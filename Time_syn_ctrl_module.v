==> flow/design.v <==
`timescale 1ns / 1ps
module Time_syn_ctrl_module(
    input           i_clk               ,
    input           i_rst               ,
    output          o_time_syn_start    ,
    output          o_select_port       ,
    input           i_rx_axis_tvalid    ,
    input  [63:0]   i_rx_axis_tdata     ,
    input           i_rx_axis_tlast     ,
    input  [7 :0]   i_rx_axis_tkeep     ,
    input           i_rx_axis_tuser      
);
localparam      P_SYN_START     =   64'h00_00_00_00_00_55_66;
localparam      P_SELECT_PORT   =   64'h00_00_00_00_00_55_88;
localparam      P_FRAME_LEN     =   8'd8;
reg             ri_rx_axis_tvalid   ;
reg  [63:0]     ri_rx_axis_tdata    ;
reg             ri_rx_axis_tlast    ;
reg  [7 :0]     ri_rx_axis_tkeep    ;
reg             ri_rx_axis_tuser    ;
reg  [63:0]     ro_time_syn_start   ;
reg             ro_select_port      ;
assign  o_time_syn_start   = ro_time_syn_start      ;
assign  o_select_port      = ro_select_port         ;
always @(posedge i_clk or posedge i_rst)begin
    if(i_rst)begin
        ri_rx_axis_tvalid <= 'd0;
        ri_rx_axis_tdata  <= 'd0;
        ri_rx_axis_tlast  <= 'd0;
        ri_rx_axis_tkeep  <= 'd0;
        ri_rx_axis_tuser  <= 'd0;
    end
    else begin
        ri_rx_axis_tvalid <= i_rx_axis_tvalid;
        ri_rx_axis_tdata  <= i_rx_axis_tdata ;
        ri_rx_axis_tlast  <= i_rx_axis_tlast ;
        ri_rx_axis_tkeep  <= i_rx_axis_tkeep ;
        ri_rx_axis_tuser  <= i_rx_axis_tuser ;        
    end
end
always @(posedge i_clk or posedge i_rst)begin
    if(i_rst)
        ro_time_syn_start   <= 'd0;       
    else if(ri_rx_axis_tvalid && ri_rx_axis_tdata == P_SYN_START)
        ro_time_syn_start   <= 'd1;         
    else 
        ro_time_syn_start   <= 'd0;            
end
always @(posedge i_clk or posedge i_rst)begin
    if(i_rst)
        ro_select_port   <= 'd0;     
    else if(ri_rx_axis_tvalid && ri_rx_axis_tdata == P_SYN_START)
        ro_select_port   <= 'd0;   
    else if(ri_rx_axis_tvalid && ri_rx_axis_tdata == P_SELECT_PORT)
        ro_select_port   <= 'd1;         
    else 
        ro_select_port   <= ro_select_port;            
end
endmodule
; ---- From RTL to reports: Time_syn_ctrl_module
; What the tools print for Time_syn_ctrl_module, step after step.
; Line numbers count from 1 in the design file above.
; Operators carry their Yosys type and port widths (W data, S select, Z words).
; Not given: --
[design]
top = Time_syn_ctrl_module
clock_port = i_clk
library = sky130hd
lib_corner = tt_025C_1v80

; ---- Word-level counts
; Counts by Yosys on the flattened word-level netlist (proc, flatten, opt, wreduce; memories kept). Register bits leave out memories and registers merged into their read ports (data or address). Print and check cells are left out. Cells with the same type and inputs are merged into one.
[word_totals]
in_bits = 77
output_inout_bits = 2
register_bits = 67
elab_cells = 12
[classes]
n_mux = 3
n_eq = 2
n_reduce_logical = 3
[op_table]
columns = cell, count
row1 = $eq A64 B15 Y1 const B, 2
row2 = $mux W1, 3
row3 = $logic_and A1 B1 Y1, 2
row4 = $reduce_bool A2 Y1, 1

; ---- Depth
; Depth = most cells in a row (Yosys ltp): at word level without a register or memory, in the mapped netlist without a sequential cell, where the memories' decode and read muxes count.
[logic_depth]
word_depth = 4
ABC_AREA = 0
mapped_depth = 5
mapped_depth_nobuf = 5

; ---- Netlist
; Source: synth_stat.txt of the flow (Yosys; design flattened, memories mapped). It holds for the ABC_AREA given above (unset counts as 0); a run with the other value may have another netlist.
[types]
columns = type, count, area_total_um2
row1 = sky130_fd_sc_hd__dfrtp_1, 67, 1.68E+03
row2 = sky130_fd_sc_hd__nor4_1, 9, 56.304
row3 = sky130_fd_sc_hd__and4bb_2, 2, 25.024
row4 = sky130_fd_sc_hd__nor4_2, 2, 25.024
row5 = sky130_fd_sc_hd__nand4_1, 3, 18.768
row6 = sky130_fd_sc_hd__nor4b_1, 2, 17.517
row7 = sky130_fd_sc_hd__nand2_1, 3, 11.261
row8 = sky130_fd_sc_hd__nor3_2, 1, 10.01
row9 = sky130_fd_sc_hd__nand4b_1, 1, 8.758
row10 = sky130_fd_sc_hd__o2bb2ai_1, 1, 8.758
row11 = sky130_fd_sc_hd__inv_1, 2, 7.507
row12 = sky130_fd_sc_hd__nand3b_1, 1, 7.507
row13 = sky130_fd_sc_hd__nor2_1, 2, 7.507
row14 = sky130_fd_sc_hd__nand3_1, 1, 5.005
row15 = sky130_fd_sc_hd__nor3_1, 1, 5.005
[synth_totals]
seq_area_um2 = 1676.6
synth_area_um2 = 1890.6
cell_count = 98
ffs = 67
buffers = 0

; ---- Timing after synthesis
; OpenSTA on the mapped netlist: ideal clock, no wires. The path of least setup slack (recovery checks aside). Input and output delay are each 20% of the period. Register names are those of the netlist, which keeps one name where synthesis merged equal registers.
[synth_timing]
path_type = reg2reg
startpoint = register ri_rx_axis_tdata[4]
endpoint = register ro_select_port
launch_ns = 0.000
tclk_ns = 2.86
slack_ns = 1.570
path_stages = 6
arrival_time_ns = 1.169
setup_time_ns = 0.122
delay_ns = 1.291
required_ns = 2.738
n_path_buf = 0
synth_period_reached_ns = 1.29
; "delay_ns" = arrival - input delay + setup time.
; "path_stages" counts driving pins, that of a launching flip-flop among them; a cell with two outputs on the path counts twice.
; "synth_period_reached_ns" is the clock period less the worst setup slack; recovery checks do not enter. This is arithmetic on one report: input and output delays are still those of the set period (20% each).
; Between the ends stands the longest chain of elaborated cells between them, by number of cells; it is not shown to be the way that was timed. Of several equally long chains one is given.
; A line is the first line of the expression or statement that the cell stems from. Yosys adds cells for indexed reads and writes and turns some case tables into memories.
; At most two assigning lines are given for a register; there are more.
[synth_between]
path_cell_list = sky130_fd_sc_hd__dfrtp_1 -> sky130_fd_sc_hd__nor4_2 -> sky130_fd_sc_hd__nand4_1 -> sky130_fd_sc_hd__nor3_2 -> sky130_fd_sc_hd__nand4_1 -> sky130_fd_sc_hd__o2bb2ai_1
elab_chain_cells = 4
cells_between = 7
cone_classes = eq/ne (2); mux (2); reduce/logical (3)
[synth_rtl]
columns = item, line
row1 = "start, declared", 17  ; reg  [63:0]     ri_rx_axis_tdata    ;
row2 = "start, assigned", 28  ; ri_rx_axis_tdata  <= 'd0;
row3 = "start, assigned", 35  ; ri_rx_axis_tdata  <= i_rx_axis_tdata ;
row4 = $eq A64 B15 Y1, 54  ; else if(ri_rx_axis_tvalid && ri_rx_axis_tdata == P_SELECT_PORT)
row5 = $logic_and A1 B1 Y1, 54
row6 = $mux W1, 54
row7 = $mux W1, 52  ; else if(ri_rx_axis_tvalid && ri_rx_axis_tdata == P_SYN_START)
row8 = "end, assigned", 51  ; ro_select_port   <= 'd0;
row9 = "end, assigned", 57  ; ro_select_port   <= ro_select_port;
row10 = "end, declared", 22  ; reg             ro_select_port      ;

; ---- Path in the finished layout
; Path of least setup slack in the final report of entry A (OpenROAD, finished layout, wires in). Where an end is a register, its clock arrival counts in the times.
[layout_timing]
path_type = reg2reg
startpoint = register ri_rx_axis_tdata[4]
endpoint = register ro_select_port
path_stages = 6
n_path_buf = 0
launch_ns = 0.33
slack_ns = -0.24
tclk_ns = 1.18
setup_time_ns = 0.11
arrival_time_ns = 1.64
required_ns = 1.40
; Between the ends stands the longest chain of elaborated cells between them, by number of cells; it is not shown to be the way that was timed. Of several equally long chains one is given.
; At most two assigning lines are given for a register; there are more.
[layout_between]
path_cell_list = sky130_fd_sc_hd__dfrtp_1 -> sky130_fd_sc_hd__nor4_4 -> sky130_fd_sc_hd__nand4_1 -> sky130_fd_sc_hd__nor3_2 -> sky130_fd_sc_hd__nand4_1 -> sky130_fd_sc_hd__o2bb2ai_1
elab_chain_cells = 4
cells_between = 7
cone_classes = eq/ne (2); mux (2); reduce/logical (3)
[layout_rtl]
columns = item, line
row1 = "start, declared", 17  ; reg  [63:0]     ri_rx_axis_tdata    ;
row2 = "start, assigned", 28  ; ri_rx_axis_tdata  <= 'd0;
row3 = "start, assigned", 35  ; ri_rx_axis_tdata  <= i_rx_axis_tdata ;
row4 = $eq A64 B15 Y1, 54  ; else if(ri_rx_axis_tvalid && ri_rx_axis_tdata == P_SELECT_PORT)
row5 = $logic_and A1 B1 Y1, 54
row6 = $mux W1, 54
row7 = $mux W1, 52  ; else if(ri_rx_axis_tvalid && ri_rx_axis_tdata == P_SYN_START)
row8 = "end, assigned", 51  ; ro_select_port   <= 'd0;
row9 = "end, assigned", 57  ; ro_select_port   <= ro_select_port;
row10 = "end, declared", 22  ; reg             ro_select_port      ;

Appendix: measured runs

Settings and measured results of 2 stored flow runs for module Time_syn_ctrl_module (sky130hd), not sorted in any way. The constraints put input and output delay at 20% of the set period each and load the outputs with 0.01 pF.
"achieved_period_ns" means the clock period less the worst setup slack. The figure is calculated, with input and output delays left at 20% of the set period.
"worst_path_ns" is the time allowed to the run's worst setup path (the clock period less input and output delay, where it has them) less its slack. Clock arrival times count: a late capture clock shortens it, a late launch clock lengthens it.

# entry A
==> flow/run.sh <==
#!/bin/bash
# the make line also repeats the synthesis and layout settings of config.mk as NAME=value (left out here)
make -C /OpenROAD-flow-scripts/flow DESIGN_CONFIG=/design/flow/config.mk WORK_HOME=/design/flow/orfs CLKGATE_MAP_FILE= finish
==> flow/config.mk <==
export PLATFORM = sky130hd
export DESIGN_NAME = Time_syn_ctrl_module
export DESIGN_NICKNAME = Time_syn_ctrl_module
export VERILOG_FILES = /design/flow/design.v
export SDC_FILE = /design/flow/constraint.sdc
export NUM_CORES = 4
export LEC_CHECK = 0
export ABC_AREA = 0
export CAP_MARGIN = 20
export CELL_PAD_IN_SITES_GLOBAL_PLACEMENT = 0
export CORE_MARGIN = 2
export CORE_UTILIZATION = 29
export CTS_CLUSTER_DIAMETER = 163
export GPL_TIMING_DRIVEN = 1
export MAX_ROUTING_LAYER = met5
export MIN_ROUTING_LAYER = met1
export PLACE_DENSITY_LB_ADDON = 0.06
export SETUP_SLACK_MARGIN = 0.08
export SLEW_MARGIN = 20
export TNS_END_PERCENT = 70
==> flow/constraint.sdc <==
create_clock -name core_clock -period 1.18 [get_ports {i_clk}]
set_input_delay 0.2360 -clock core_clock [delete_from_list [all_inputs] [get_ports {i_clk}]]
set_output_delay 0.2360 -clock core_clock [all_outputs]
set_load 0.01 [all_outputs]

==> entry A: results <==
ws_setup_ns=-0.239
synthesis_area_um2=1890.6
setupTns_ns=-0.363
utilization_pct=46.3
worst_path_ns=1.42
critical_path_type="reg2reg"
final_die_area_um2=7180.9
achieved_period_ns=1.419

# entry B
==> flow/run.sh <==
#!/bin/bash
# the make line also repeats the synthesis and layout settings of config.mk as NAME=value (left out here)
make -C /OpenROAD-flow-scripts/flow DESIGN_CONFIG=/design/flow/config.mk WORK_HOME=/design/flow/orfs CLKGATE_MAP_FILE= finish
==> flow/config.mk <==
export PLATFORM = sky130hd
export DESIGN_NAME = Time_syn_ctrl_module
export DESIGN_NICKNAME = Time_syn_ctrl_module
export VERILOG_FILES = /design/flow/design.v
export SDC_FILE = /design/flow/constraint.sdc
export NUM_CORES = 4
export LEC_CHECK = 0
export CAP_MARGIN = 20
export CORE_MARGIN = 2
export CORE_UTILIZATION = 40
export SETUP_SLACK_MARGIN = 0.23
export SLEW_MARGIN = 20
==> flow/constraint.sdc <==
create_clock -name core_clock -period 1.36 [get_ports {i_clk}]
set_input_delay 0.2720 -clock core_clock [delete_from_list [all_inputs] [get_ports {i_clk}]]
set_output_delay 0.2720 -clock core_clock [all_outputs]
set_load 0.01 [all_outputs]

==> entry B: results <==
ws_setup_ns=-0.025
synthesis_area_um2=1890.6
achieved_period_ns=1.385
worst_path_ns=1.39
critical_path_type="reg2reg"
final_die_area_um2=5292.6
utilization_pct=62.1
setupTns_ns=-0.025
