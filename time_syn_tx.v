==> flow/design.v <==
`timescale 1ns / 1ps
module time_syn_tx(
    input           i_clk               ,
    input           i_rst               ,
    input           i_send_ts_valid     ,
    input  [63:0]   i_local_time        ,
    input           i_send_std_valid    ,
    input  [63:0]   i_std_time          ,
    input           i_return_valid      ,
    input  [63:0]   i_return_ts         ,
    input           i_tx_axis_tready    ,
    output          o_tx_axis_tvalid    ,
    output [63:0]   o_tx_axis_tdata     ,
    output          o_tx_axis_tlast     ,
    output [7 :0]   o_tx_axis_tkeep     ,
    output          o_tx_axis_tuser            
);
localparam      P_TS_PRE        =   64'h00_00_00_00_00_00_66; 
localparam      P_STD_PRE       =   64'h00_00_00_00_00_00_88; 
localparam      P_RETURN_PRE    =   64'h00_00_00_00_00_00_55; 
localparam      P_FRAME_LEN     =   8'd8;
reg             ri_send_ts_valid    ;
reg  [63:0]     ri_local_time       ;
reg             ri_send_std_valid   ;
reg  [63:0]     ri_std_time         ;
reg             ri_return_valid     ;
reg  [63:0]     ri_return_ts        ;
reg             ro_tx_axis_tvalid   ;
reg  [63:0]     ro_tx_axis_tdata    ;
reg             ro_tx_axis_tlast    ;
reg  [7 :0]     ro_tx_axis_tkeep    ;
reg             ro_tx_axis_tuser    ;
reg  [15:0]     r_send_cnt          ;
wire            w_tx_en             ;
assign  o_tx_axis_tvalid    =   ro_tx_axis_tvalid   ;
assign  o_tx_axis_tdata     =   ro_tx_axis_tdata    ;
assign  o_tx_axis_tlast     =   ro_tx_axis_tlast    ;
assign  o_tx_axis_tkeep     =   8'hff;
assign  o_tx_axis_tuser     =   'd0  ;
assign  w_tx_en             =   o_tx_axis_tvalid & i_tx_axis_tready;
always @(posedge i_clk or posedge i_rst)begin
    if(i_rst)begin
        ri_send_ts_valid  <= 'd0;
        ri_local_time     <= 'd0;
        ri_send_std_valid <= 'd0;
        ri_std_time       <= 'd0;
        ri_return_valid   <= 'd0;
        ri_return_ts      <= 'd0;
    end
    else begin
        ri_send_ts_valid  <= i_send_ts_valid ;
        ri_local_time     <= i_local_time    ;
        ri_send_std_valid <= i_send_std_valid;
        ri_std_time       <= i_std_time      ;
        ri_return_valid   <= i_return_valid  ;
        ri_return_ts      <= i_return_ts     ;
    end
end
always @(posedge i_clk or posedge i_rst)begin
    if(i_rst)
        r_send_cnt <= 'd0;
    else if(r_send_cnt == P_FRAME_LEN - 1)
        r_send_cnt <= 'd0;
    else if(w_tx_en)
        r_send_cnt <= r_send_cnt + 'd1;
    else
        r_send_cnt <= r_send_cnt;
end
always @(posedge i_clk or posedge i_rst)begin
    if(i_rst)
        ro_tx_axis_tvalid <= 'd0;
    else if(r_send_cnt == P_FRAME_LEN - 1)
        ro_tx_axis_tvalid <= 'd0;
    else if(ri_send_ts_valid || ri_send_std_valid || ri_return_valid) 
        ro_tx_axis_tvalid <= 'd1;
    else
        ro_tx_axis_tvalid <= ro_tx_axis_tvalid;
end
always @(posedge i_clk or posedge i_rst)begin
    if(i_rst)
        ro_tx_axis_tdata <= 'd0;
    else if(ri_send_ts_valid && !ro_tx_axis_tvalid)
        ro_tx_axis_tdata <= P_TS_PRE;
    else if(ri_return_valid && !ro_tx_axis_tvalid)
        ro_tx_axis_tdata <= P_RETURN_PRE;
    else if(ri_send_std_valid && !ro_tx_axis_tvalid)
        ro_tx_axis_tdata <= P_STD_PRE;
    else if(w_tx_en && ri_send_ts_valid)
        ro_tx_axis_tdata <= ri_local_time + 2;
    else if(w_tx_en && ri_return_valid)
        ro_tx_axis_tdata <= ri_return_ts;
    else if(w_tx_en && ri_send_std_valid)
        ro_tx_axis_tdata <= ri_std_time + 2;
    else
        ro_tx_axis_tdata <= ro_tx_axis_tdata;
end
always @(posedge i_clk or posedge i_rst)begin
    if(i_rst)
        ro_tx_axis_tlast <= 'd0;
    else if(r_send_cnt == P_FRAME_LEN - 2)
        ro_tx_axis_tlast <= 'd1;
    else
        ro_tx_axis_tlast <= 'd0;
end
endmodule
* Tool chain data of time_syn_tx
The steps from the RTL of time_syn_tx to its reports follow in flow order.
Lines are those of the file above, counted from 1.
Library cell names are shortened.
The mark n/a stands for no value.
- Top :: time_syn_tx
- Clock :: i_clk
- Cell library :: sky130hd
- Timing corner :: tt_025C_1v80

* Word level
Source: Yosys, flattened and elaborated, memories not mapped. Widths are those after wreduce. Registers that Yosys merges into a memory's read port (data or address) are not register bits. Print and check cells do not count. Equal cells are merged and count once.
- Add/subtract/negate cells :: 3
- Eq/ne operators :: 2
- Multiplexer cells :: 11
- Bitwise gates (word level) :: 1
- Reduce/logical cells :: 12
** Operator list (number)
- 2-to-1 mux 64 bit :: 6
- adder 64 x 2 -> 64 bit with constant B :: 2
- == test 16 x 3 -> 1 bit with constant B :: 2
- 2-to-1 mux 16 bit :: 2
- adder 16 x 1 -> 16 bit with constant B :: 1
- logical AND 1 bit :: 6
- nonzero test 6 bit :: 1
- nonzero test 2 bit :: 2
- 2-to-1 mux 1 bit :: 3
- logical OR 1 bit :: 2
- AND 1 bit :: 1
- logical NOT 1 bit :: 1
- Flip-flop bits (word level) :: 277
- Word-level cells :: 39

* Longest topological paths
Depth = most cells in a row (Yosys ltp): at word level without a register or memory, in the mapped netlist without a sequential cell, where the memories' decode and read muxes count.
- Word-level depth :: 8
- ABC_AREA :: 0
- Depth in mapped cells :: 9
- Mapped depth without buffers :: 7

* After synthesis
The flow's flattened synthesis, as Yosys stat reports it; memories are mapped. The netlist is that of the ABC_AREA named above (0 if unset); the other value can give another one.
The area totals of this step are shown rounded.
- Cell count :: 1110
- Mapped area :: 12000 um^2
- Area of sequential cells :: 6900 um^2
- Mapped flip-flops :: 277
** Cells by type (number)
- dfrtp_1 :: 277
- xnor2_1 :: 63
- nand2_1 :: 103
- nand4_1 :: 45
- nor2_1 :: 75
- nand3_1 :: 56
- o21ai_0 :: 56
- xor2_1 :: 30
- a221o_1 :: 24
- nor4_1 :: 31
- and3_1 :: 29
- and4_1 :: 20
- nor3_1 :: 35
- a211oi_1 :: 22
- clkbuf_1 :: 40
- a21oi_1 :: 23
- o31ai_1 :: 13
- o31a_1 :: 10
Not listed: further types 49, cells in them 158.

* Timing after synthesis
Source: OpenSTA report_checks on the synthesized netlist (no wires, ideal clock, input and output delay 20% of the period each), path of least setup slack; recovery checks are left aside. Register names are those of the netlist, which keeps one name where synthesis merged equal registers.
- Kind :: flip-flop to flip-flop
- Start :: register ri_local_time[1]
- End :: register ro_tx_axis_tdata[49]
- Period :: 3.37 ns
- Setup time :: 0.095 ns
- Launch time at the first pin :: 0.000 ns
- Data arrival time :: 2.165 ns
- Required time :: 3.275 ns
- Slack :: 1.110 ns
- Delay of the path :: 2.260 ns
- Stages :: 8
- Synthesis period reached :: 2.26 ns
"delay of the path" = arrival - input delay + setup time.
"stages" counts driving pins, that of a launching flip-flop among them; a cell with two outputs on the path counts twice.
"synthesis period reached" = period - worst setup slack (recovery checks aside). The figure is calculated, with input and output delays left at 20% of the set period.
The rows between start and end are the longest chain of elaborated cells between them; the timing report does not say that the signal goes this way. Where chains are equally long, one stands for them.
A line is the first line of the expression or statement that the cell stems from. Yosys adds cells for indexed reads and writes and turns some case tables into memories.
A register here has more assigning lines than the two given.
- Cells stage by stage :: dfrtp_1 -> ha_1 -> nand4_1 -> nor3_1 -> nand4_2 -> or4_1 -> and3_1 -> o31ai_1
- Length of the longest elaborated chain :: 5
** RTL lines, path after synthesis
- start: declaration :: RTL line 23 : reg  [63:0]     ri_local_time       ;
- start: assignment :: RTL line 44 : ri_local_time     <= 'd0;
- start: assignment :: RTL line 52 : ri_local_time     <= i_local_time    ;
- adder 64 x 2 -> 64 bit :: RTL line 89 : ro_tx_axis_tdata <= ri_local_time + 2;
- 2-to-1 mux 64 bit :: RTL line 88 : else if(w_tx_en && ri_send_ts_valid)
- 2-to-1 mux 64 bit :: RTL line 86 : else if(ri_send_std_valid && !ro_tx_axis_tvalid)
- 2-to-1 mux 64 bit :: RTL line 84 : else if(ri_return_valid && !ro_tx_axis_tvalid)
- 2-to-1 mux 64 bit :: RTL line 82 : else if(ri_send_ts_valid && !ro_tx_axis_tvalid)
- end: assignment :: RTL line 89
- end: assignment :: RTL line 91 : ro_tx_axis_tdata <= ri_return_ts;
- end: declaration :: RTL line 29 : reg  [63:0]     ro_tx_axis_tdata    ;

* Timing after layout
Path of least setup slack in the final report of job 2 (OpenROAD, finished layout, wires in). Where an end is a register, its clock arrival counts in the times.
- Kind :: flip-flop to flip-flop
- Start :: register ri_std_time[30]
- End :: register ro_tx_axis_tdata[57]
- Period :: 2.19 ns
- Setup time :: 0.06 ns
- Launch time at the first pin :: 0.54 ns
- Data arrival time :: 2.85 ns
- Required time :: 2.68 ns
- Slack :: -0.17 ns
- Stages :: 7
The rows between start and end are the longest chain of elaborated cells between them; the timing report does not say that the signal goes this way. Where chains are equally long, one stands for them.
A register here has more assigning lines than the two given.
- Cells stage by stage :: dfrtp_1 -> nand4_1 -> or3_4 -> or4_4 -> or4_1 -> a31oi_1 -> a221o_1
- Length of the longest elaborated chain :: 7
** RTL lines, path post-layout
- start: declaration :: RTL line 25 : reg  [63:0]     ri_std_time         ;
- start: assignment :: RTL line 46 : ri_std_time       <= 'd0;
- start: assignment :: RTL line 54 : ri_std_time       <= i_std_time      ;
- adder 64 x 2 -> 64 bit :: RTL line 93 : ro_tx_axis_tdata <= ri_std_time + 2;
- 2-to-1 mux 64 bit :: RTL line 92 : else if(w_tx_en && ri_send_std_valid)
- 2-to-1 mux 64 bit :: RTL line 90 : else if(w_tx_en && ri_return_valid)
- 2-to-1 mux 64 bit :: RTL line 88 : else if(w_tx_en && ri_send_ts_valid)
- 2-to-1 mux 64 bit :: RTL line 86 : else if(ri_send_std_valid && !ro_tx_axis_tvalid)
- 2-to-1 mux 64 bit :: RTL line 84 : else if(ri_return_valid && !ro_tx_axis_tvalid)
- 2-to-1 mux 64 bit :: RTL line 82 : else if(ri_send_ts_valid && !ro_tx_axis_tvalid)
- end: assignment :: RTL line 89 : ro_tx_axis_tdata <= ri_local_time + 2;
- end: assignment :: RTL line 91 : ro_tx_axis_tdata <= ri_return_ts;
- end: declaration :: RTL line 29 : reg  [63:0]     ro_tx_axis_tdata    ;

Wiki page: time_syn_tx / flow data

Below are 2 stored runs of the flow (Yosys, OpenROAD; platform sky130hd) on time_syn_tx, each with its settings and what was measured, unordered. Constraints: input delay and output delay 20% of the set period each, output load 0.01 pF.
"period achieved": clock period set for the run, less the worst setup slack. It is reckoned from that one timing run; input and output delays stay at 20% of the period that was set.
"time used up by the worst setup path": the worst setup path's part of the clock period (all of it between registers, 20% less for each end at a port) less its slack. A launch clock that arrives late makes it longer, a capture clock that arrives late makes it shorter.
By "total power after layout" is meant OpenSTA's value without simulated activity: inputs other than the clock are taken to toggle once in ten clock periods, and the tool carries that through the logic.
Measured values are rounded.

* Job 1
** Files
==> flow/run.sh <==
#!/bin/bash
# the make line also repeats the synthesis and layout settings of config.mk as NAME=value (left out here)
make -C /OpenROAD-flow-scripts/flow DESIGN_CONFIG=/design/flow/config.mk WORK_HOME=/design/flow/orfs CLKGATE_MAP_FILE= finish
==> flow/config.mk <==
export PLATFORM = sky130hd
export DESIGN_NAME = time_syn_tx
export DESIGN_NICKNAME = time_syn_tx
export VERILOG_FILES = /design/flow/design.v
export SDC_FILE = /design/flow/constraint.sdc
export NUM_CORES = 4
export LEC_CHECK = 0
export ABC_AREA = 0
export CAP_MARGIN = 20
export CELL_PAD_IN_SITES_GLOBAL_PLACEMENT = 3
export CORE_MARGIN = 2
export CORE_UTILIZATION = 57
export CTS_CLUSTER_DIAMETER = 268
export CTS_CLUSTER_SIZE = 81
export GPL_ROUTABILITY_DRIVEN = 0
export HOLD_SLACK_MARGIN = 0.16
export MIN_ROUTING_LAYER = met1
export PLACE_DENSITY_LB_ADDON = 0.13
export SETUP_SLACK_MARGIN = 0.7
export SLEW_MARGIN = 40
==> flow/constraint.sdc <==
create_clock -name core_clock -period 4.5 [get_ports {i_clk}]
set_input_delay 0.9000 -clock core_clock [delete_from_list [all_inputs] [get_ports {i_clk}]]
set_output_delay 0.9000 -clock core_clock [all_outputs]
set_load 0.01 [all_outputs]
** Results
Did not finish, placement stopped with FLW-0024.

* Job 2
** Files
==> flow/run.sh <==
#!/bin/bash
# the make line also repeats the synthesis and layout settings of config.mk as NAME=value (left out here)
make -C /OpenROAD-flow-scripts/flow DESIGN_CONFIG=/design/flow/config.mk WORK_HOME=/design/flow/orfs CLKGATE_MAP_FILE= finish
==> flow/config.mk <==
export PLATFORM = sky130hd
export DESIGN_NAME = time_syn_tx
export DESIGN_NICKNAME = time_syn_tx
export VERILOG_FILES = /design/flow/design.v
export SDC_FILE = /design/flow/constraint.sdc
export NUM_CORES = 4
export LEC_CHECK = 0
export ABC_AREA = 0
export CAP_MARGIN = 25
export CELL_PAD_IN_SITES_DETAIL_PLACEMENT = 0
export CORE_MARGIN = 2
export CORE_UTILIZATION = 56
export GPL_TIMING_DRIVEN = 0
export HOLD_SLACK_MARGIN = 0.18
export MAX_ROUTING_LAYER = met5
export PLACE_DENSITY = 0.46
export SETUP_SLACK_MARGIN = -0.18
export SLEW_MARGIN = 40
export TNS_END_PERCENT = 45
==> flow/constraint.sdc <==
create_clock -name core_clock -period 2.19 [get_ports {i_clk}]
set_input_delay 0.4380 -clock core_clock [delete_from_list [all_inputs] [get_ports {i_clk}]]
set_output_delay 0.4380 -clock core_clock [all_outputs]
set_load 0.01 [all_outputs]
** Results
- Period achieved :: 2.355 ns
- Time used up by the worst setup path :: 2.36 ns
- Kind of the worst setup path :: flip-flop to flip-flop
- Utilization :: 0.8
- Total negative slack :: -3.0 ns
- Standard-cell area after routing :: 17000 um^2
- Overall die area :: 23000 um^2
- Chip area after synthesis (Yosys) :: 12000 um^2
- Worst setup slack after layout :: -0.17 ns
- Total power after layout :: 14000 uW
