==> flow/design.v <==
`timescale 1ns / 1ps
module time_syn_rx(
    input           i_clk               ,
    input           i_rst               ,
    output [63:0]   o_recv_time_stamp   ,
    output          o_recv_ts_valid     ,
    output [63:0]   o_recv_std_time     ,
    output          o_recv_std_valid    ,
    output [63:0]   o_recv_return_ts    ,
    output          o_recv_return_valid ,
    input           i_rx_axis_tvalid    ,
    input  [63:0]   i_rx_axis_tdata     ,
    input           i_rx_axis_tlast     ,
    input  [7 :0]   i_rx_axis_tkeep     ,
    input           i_rx_axis_tuser      
);
localparam      P_TS_PRE        =   64'h00_00_00_00_00_00_66; 
localparam      P_STD_PRE       =   64'h00_00_00_00_00_00_88; 
localparam      P_RETURN_PRE    =   64'h00_00_00_00_00_00_55; 
localparam      P_FRAME_LEN     =   8'd8;
reg             ri_rx_axis_tvalid   ;
reg  [63:0]     ri_rx_axis_tdata    ;
reg             ri_rx_axis_tlast    ;
reg  [7 :0]     ri_rx_axis_tkeep    ;
reg             ri_rx_axis_tuser    ;
reg  [63:0]     ro_recv_time_stamp  ;
reg             ro_recv_ts_valid    ;
reg  [63:0]     ro_recv_std_time    ;
reg             ro_recv_std_valid   ;
reg  [63:0]     ro_recv_return_ts   ;
reg             ro_recv_return_valid;
assign  o_recv_time_stamp   = ri_rx_axis_tdata      ;
assign  o_recv_ts_valid     = ro_recv_ts_valid      ;
assign  o_recv_std_time     = ri_rx_axis_tdata      ;
assign  o_recv_std_valid    = ro_recv_std_valid     ;
assign  o_recv_return_ts    = ri_rx_axis_tdata      ;
assign  o_recv_return_valid = ro_recv_return_valid  ;
always @(posedge i_clk or posedge i_rst)begin
    if(i_rst)begin
        ri_rx_axis_tvalid <= 'd0;
        ri_rx_axis_tdata  <= 'd0;
        ri_rx_axis_tlast  <= 'd0;
        ri_rx_axis_tkeep  <= 'd0;
        ri_rx_axis_tuser  <= 'd0;
    end
    else begin
        ri_rx_axis_tvalid <= i_rx_axis_tvalid;
        ri_rx_axis_tdata  <= i_rx_axis_tdata ;
        ri_rx_axis_tlast  <= i_rx_axis_tlast ;
        ri_rx_axis_tkeep  <= i_rx_axis_tkeep ;
        ri_rx_axis_tuser  <= i_rx_axis_tuser ;        
    end
end
always @(posedge i_clk or posedge i_rst)begin
    if(i_rst)
        ro_recv_ts_valid   <= 'd0;       
    else if(ri_rx_axis_tvalid && ri_rx_axis_tdata == P_TS_PRE)
        ro_recv_ts_valid   <= 'd1;         
    else 
        ro_recv_ts_valid   <= 'd0;            
end
always @(posedge i_clk or posedge i_rst)begin
    if(i_rst)begin
        ro_recv_std_valid <= 'd0;       
    end
    else if(ri_rx_axis_tvalid && ri_rx_axis_tdata == P_STD_PRE)begin
        ro_recv_std_valid <= 'd1;         
    end
    else begin
        ro_recv_std_valid <= 'd0;            
    end
end
always @(posedge i_clk or posedge i_rst)begin
    if(i_rst)begin
        ro_recv_return_valid <= 'd0;       
    end
    else if(ri_rx_axis_tvalid && ri_rx_axis_tdata == P_RETURN_PRE)begin
        ro_recv_return_valid <= 'd1;         
    end
    else begin
        ro_recv_return_valid <= 'd0;            
    end
end
endmodule
### From RTL to reports: time_syn_rx

Tool output for the design above, in the order of the flow.
Lines are those of the file above, counted from 1.
Operators: Yosys type, input widths -> output width; for muxes data width and select width s.
Library cell names are shortened.
A cell with n/a has no value.

| inputs | value |
|---|---|
| design top | time_syn_rx |
| clock port | i_clk |
| cell library | sky130hd |
| corner | tt_025C_1v80 |

### Elaborated design

Source: Yosys, flattened and elaborated, memories not mapped. Widths are those after wreduce; folded enables and synchronous resets count as part of the registers. Registers that Yosys merges into a memory's read port (data or address) are not register bits. Print and check cells do not count. Equal cells are merged and count once.

| bit counts | value |
|---|---|
| register bits | 68 |
| output and inout bits | 195 |
| elaborated cells | 14 |

| cells by class | value |
|---|---|
| equality and inequality tests | 3 |
| muxes and demuxes | 3 |
| reduce/logical cells | 3 |

Operator list:

| kind | number |
|---|---|
| $eq 64x7->1 const B | 2 |
| $eq 64x8->1 const B | 1 |
| $logic_and 1x1->1 | 3 |
| $mux 1 | 3 |

### Depth

Yosys ltp: most cells in a row. Word level: on the elaborated netlist, between registers, memories and ports. Mapped: between sequential cells and ports; inverters and the memories' decode and read muxes count.

| depth | value |
|---|---|
| word-level depth | 3 |
| ABC_AREA | 1 |
| gate-level depth with buffers | 7 |

### After synthesis

Source: synth_stat.txt of the flow (Yosys; design flattened, memories mapped). It holds for the ABC_AREA given above (unset counts as 0); a run with the other value may have another netlist.
The area totals of this step are shown rounded.

Cell types:

| cell | number |
|---|---|
| dfrtp_1 | 68 |
| buf_4 | 128 |
| nor2_1 | 37 |
| inv_1 | 24 |
| nand2_1 | 24 |
| and2_1 | 3 |
| nand4_1 | 3 |
| nor2_2 | 3 |
| nand4_2 | 1 |
| nand3_1 | 2 |
| inv_2 | 1 |

| mapped netlist | value |
|---|---|
| standard cells after synthesis | 294 |
| synthesis area | 3060 um2 |
| flip-flop cells | 68 |
| buffer cells | 128 |

### Path before layout

OpenSTA on the mapped netlist: ideal clock, no wires. The path of least setup slack (recovery checks aside). Input and output delay are each 20% of the period. Register names are those of the netlist, which keeps one name where synthesis merged equal registers.

| timing path post-synthesis | value |
|---|---|
| kind | reg2reg |
| start | register ri_rx_axis_tdata[23] |
| end | register ro_recv_return_valid |
| period | 1.33 ns |
| setup time | 0.071 ns |
| time at the first pin | 0.000 ns |
| arrival time | 0.924 ns |
| required time | 1.259 ns |
| path slack | 0.334 ns |
| delay of the path | 0.995 ns |
| driving pins on the path | 7 |
| period reached after synthesis | 0.996 ns |

"delay of the path" = arrival - input delay + setup time.
"driving pins on the path" counts driving pins, that of a launching flip-flop among them; a cell with two outputs on the path counts twice.
"period reached after synthesis" = period - worst setup slack (recovery checks aside). The figure is calculated, with input and output delays left at 20% of the set period.
Between the ends stands the longest chain of elaborated cells between them, by number of cells; it is not shown to be the way that was timed. Of several equally long chains one is given.
Each line given opens the expression or statement behind the cell; cells for indexed reads and writes are added by Yosys, which also makes memories of some case tables.
A register here has more assigning lines than the two given.

| on the way, post-synthesis | value |
|---|---|
| cell sequence | dfrtp_1 nor2_1 and2_1 nand2_1 nor2_2 nand2_1 nor2_1 |
| cells in the longest elaborated chain | 3 |
| elaborated cells on any way between the ends | 3 |
| classes of those cells | eq/ne: 1; mux: 1; reduce/logical: 1 |

RTL lines, path post-synthesis:

| item | line | text |
|---|---|---|
| start: declaration | 22 | `reg  [63:0]     ri_rx_axis_tdata    ;` |
| start: assignment | 41 | `ri_rx_axis_tdata  <= 'd0;` |
| start: assignment | 48 | `ri_rx_axis_tdata  <= i_rx_axis_tdata ;` |
| $eq 64x7->1 | 77 | `else if(ri_rx_axis_tvalid && ri_rx_axis_tdata == P_RETURN_PRE)begin` |
| $logic_and 1x1->1 | 77 |  |
| $mux 1 | 77 |  |
| end: assignment | 75 | `ro_recv_return_valid <= 'd0;` |
| end: assignment | 78 | `ro_recv_return_valid <= 'd1;` |
| end: declaration | 31 | `reg             ro_recv_return_valid;` |

### Timing after layout

Path of least setup slack in the final report of record 1 (OpenROAD, finished layout, wires in). Where an end is a register, its clock arrival counts in the times.

| timing path after layout | value |
|---|---|
| kind | reg2out |
| start | register ri_rx_axis_tdata[5] |
| end | output port o_recv_return_ts[5] |
| period | 2.16 ns |
| external output delay | 0.43 ns |
| time at the first pin | 0.33 ns |
| arrival time | 1.39 ns |
| required time | 1.73 ns |
| path slack | 0.34 ns |
| driving pins on the path | 2 |

| on the way, after layout | value |
|---|---|
| cell sequence | dfrtp_1 clkdlybuf4s50_1 |
| cells in the longest elaborated chain | 0 |
| elaborated cells on any way between the ends | 0 |

RTL lines, path after layout:

| item | line | text |
|---|---|---|
| start: declaration | 22 | `reg  [63:0]     ri_rx_axis_tdata    ;` |
| start: assignment | 41 | `ri_rx_axis_tdata  <= 'd0;` |
| start: assignment | 48 | `ri_rx_axis_tdata  <= i_rx_axis_tdata ;` |
| end: declaration | 9 | `output [63:0]   o_recv_return_ts    ,` |

Data sheet: physical implementation of time_syn_rx

Settings and measured results of 2 stored flow runs for module time_syn_rx (sky130hd), not sorted in any way. The constraints put input and output delay at 20% of the set period each and load the outputs with 0.01 pF.
"achieved clock period": clock period set for the run, less the worst setup slack. It is reckoned from that one timing run; input and output delays stay at 20% of the period that was set.
"allowed time less slack (worst setup path)" = time allowed to the worst setup path (clock period - input delay - output delay, where it has them) - its slack; a late launch clock adds to it, a late capture clock takes from it.
"total power after layout": no workload was simulated; the value follows from the tool's default switching activity.
Values from the reports are rounded here.
Among the settings, -- means not set for that run.

| run name | period_ns | CORE_UTILIZATION | PLACE_DENSITY_LB_ADDON | CORE_ASPECT_RATIO | ABC_AREA | GPL_TIMING_DRIVEN | CTS_CLUSTER_SIZE | CAP_MARGIN | SLEW_MARGIN | MIN_ROUTING_LAYER | CORE_MARGIN | setup slack of the critical path (ns) | allowed time less slack (worst setup path) (ns) | kind of the worst setup path | achieved clock period (ns) | total power after layout (mW) | standard-cell area of the final layout (um2) | netlist area reported by Yosys (um2) | summed negative setup slack (ns) | die size (um2) | final design utilization (%) |
|---|---|---|---|---|---|---|---|---|---|---|---|---|---|---|---|---|---|---|---|---|---|
| record 1 | 2.16 | 16 | 0.04 | 1.88 | 1 | 1 | 69 | 25 | 25 | met2 | 2 | 0.342 | 1.39 | reg2out | 1.818 | 3.37 | 5310 | 3060 | 0.000 | 20300 | 28.2 |
| record 2 | 0.915 | 40 | -- | -- | -- | -- | -- | 20 | 20 | -- | 2 | -0.730 | 1.65 | reg2reg | 1.645 | 8.10 | 6260 | 2860 | -60.9 | 7850 | 91.1 |
